==> flow/design.v <==
`timescale 1ns / 1ps
module REG(
    input       clk,
    input       SYS_reset,
    input [4:0] REG_address1,
    input [4:0] REG_address2, 
    input [4:0] REG_address_wr, 
    input       REG_write_enable, 
    input [31:0]REG_write_data, 
    output reg [31:0] REG_data_out1, 
    output reg [31:0] REG_data_out2,
    input [31:0] testt_reg_add,
    output [31:0] testt_reg
);
    reg [31:0] register [0:31];
    integer i;
    always @(REG_address1, REG_address2, REG_address_wr, REG_write_enable, REG_write_data)
    begin
        if (REG_address1 == REG_address_wr)
        begin
            if (REG_write_enable)
                REG_data_out1 = REG_write_data;
            else
                REG_data_out1 = register[REG_address1];
        end
        else
            REG_data_out1 = register[REG_address1];
        if (REG_address2 == REG_address_wr)
        begin
            if (REG_write_enable)
                REG_data_out2 = REG_write_data;
            else
                REG_data_out2 = register[REG_address2];
        end
        else
            REG_data_out2 = register[REG_address2];
    end
    always @(negedge clk)
    begin 
        if (SYS_reset)
        begin
            for(i = 0; i<32 ; i=i+1)
                register[i] <= 32'b0;
        end
        else if(REG_write_enable)
            register[REG_address_wr] <= REG_write_data;
    end
    assign testt_reg = register[testt_reg_add];
endmodule
== Tool chain data of REG ==
Tool output for the design above, in the order of the flow.
Line numbers count from 1 in the design file above.
Library cell names are shortened.
Not given: n/a

* Top module: REG
* Clock port: clk
* Standard-cell library: sky130hd
* Library corner: tt_025C_1v80

== Word level ==
Source: Yosys, flattened and elaborated, memories not mapped. Widths are those after wreduce; folded enables and synchronous resets count as part of the registers. Registers that Yosys merges into a memory's read port (data or address) are not register bits. Print and check cells do not count. Equal cells are merged and count once.
Yosys's memory passes give these memory sizes; they may raise the number of words (mostly to a power of two), join words into wider ones and drop unused or constant bits.

* Flip-flop bits (word level): 0
* Bits in writable memories: 1024
* Memory cells: 1
* Input bits: 82
* Word-level cells: 14

* Equality and inequality tests: 2
* Muxes and demuxes: 11

{| class="wikitable"
|+ Memory list
! name !! depth !! bits a word !! line !! source
|-
| register || 32 || 32 || 15 || <nowiki>reg [31:0] register [0:31];</nowiki>
|}

{| class="wikitable"
|+ Operator list
! operator !! count
|-
| 2-to-1 mux 32 bit || 6
|-
| equality test 5 bit || 2
|-
| 2-to-1 mux 5 bit || 2
|-
| 2-to-1 mux 1 bit || 3
|}

== Longest topological paths ==
Longest topological path by Yosys (ltp), each cell counted once; first at word level (registers and memories cut), then after technology mapping (sequential cells cut; the memories' decode and read muxes count).

* Depth in word-level cells: 2
* ABC_AREA: 0
* Mapped depth: 9

== After synthesis ==
Source: synth_stat.txt of the flow (Yosys; design flattened, memories mapped). It holds for the ABC_AREA given above (unset counts as 0); a run with the other value may have another netlist.
Totals and module areas in this step are rounded.

{| class="wikitable"
|+ Cell types
! type !! count !! total area (um2)
|-
| edfxtp_1 || 1024 || 3.07E+04
|-
| mux4_2 || 728 || 1.64E+04
|-
| and2_1 || 1026 || 6.42E+03
|-
| mux2_2 || 188 || 2117.03
|-
| clkbuf_1 || 367 || 1.38E+03
|-
| o21ai_0 || 184 || 920.883
|-
| nor2_1 || 183 || 686.909
|-
| nand2_1 || 179 || 671.894
|-
| mux2i_1 || 60 || 600.576
|-
| a22oi_1 || 76 || 570.547
|-
| a221oi_1 || 46 || 402.886
|-
| nand3_1 || 80 || 400.384
|-
| o211ai_1 || 47 || 352.838
|-
| buf_2 || 63 || 315.302
|-
| buf_4 || 33 || 247.738
|-
| or2_2 || 34 || 212.704
|-
| o22ai_1 || 32 || 200.192
|-
| o221ai_1 || 16 || 140.134
|}

Other cell types: 23; their cells: 112.

* Standard cells after synthesis: 4478
* Cell area after synthesis: 63500 um2
* Area of sequential cells: 30700 um2
* Mapped flip-flops: 1024
* Buffers: 500

Hand-over note for REG

Flow measurements of REG on sky130hd: 2 stored runs with different settings, listed in no order. Input and output delays are each 20% of the period that was set; the output load is 0.01 pF.
"power consumption" is the tool's figure for a default switching activity; nothing was simulated.
Measured values are rounded.

=== Job 1 ===
{| class="wikitable"
! Setting !! Value
|-
| period_ns || 6.81
|-
| SETUP_SLACK_MARGIN || 1.34
|-
| CAP_MARGIN || 20
|-
| CORE_MARGIN || 2
|-
| CORE_UTILIZATION || 40
|-
| SLEW_MARGIN || 20
|-
! Result !! Value
|-
| Chip area after synthesis (Yosys) || 63500 um2
|-
| Die outline area || 162000 um2
|-
| Standard-cell area after routing || 83800 um2
|-
| Setup slack of the worst path || -0.775 ns
|-
| Power consumption || 20.1 mW
|}

=== Job 2 ===
{| class="wikitable"
! Setting !! Value
|-
| period_ns || 5.61
|-
| CORE_UTILIZATION || 69
|-
| SETUP_SLACK_MARGIN || 0.6
|-
| PLACE_DENSITY_LB_ADDON || 0.2
|-
| CORE_ASPECT_RATIO || 1.0
|-
| CELL_PAD_IN_SITES_GLOBAL_PLACEMENT || 1
|-
| CELL_PAD_IN_SITES_DETAIL_PLACEMENT || 1
|-
| TNS_END_PERCENT || 10
|-
| CAP_MARGIN || 5
|-
| MAX_ROUTING_LAYER || met5
|-
| CORE_MARGIN || 2
|-
| SLEW_MARGIN || 20
|}
Stopped before the end: placement reported DPL-0033.

End of note.
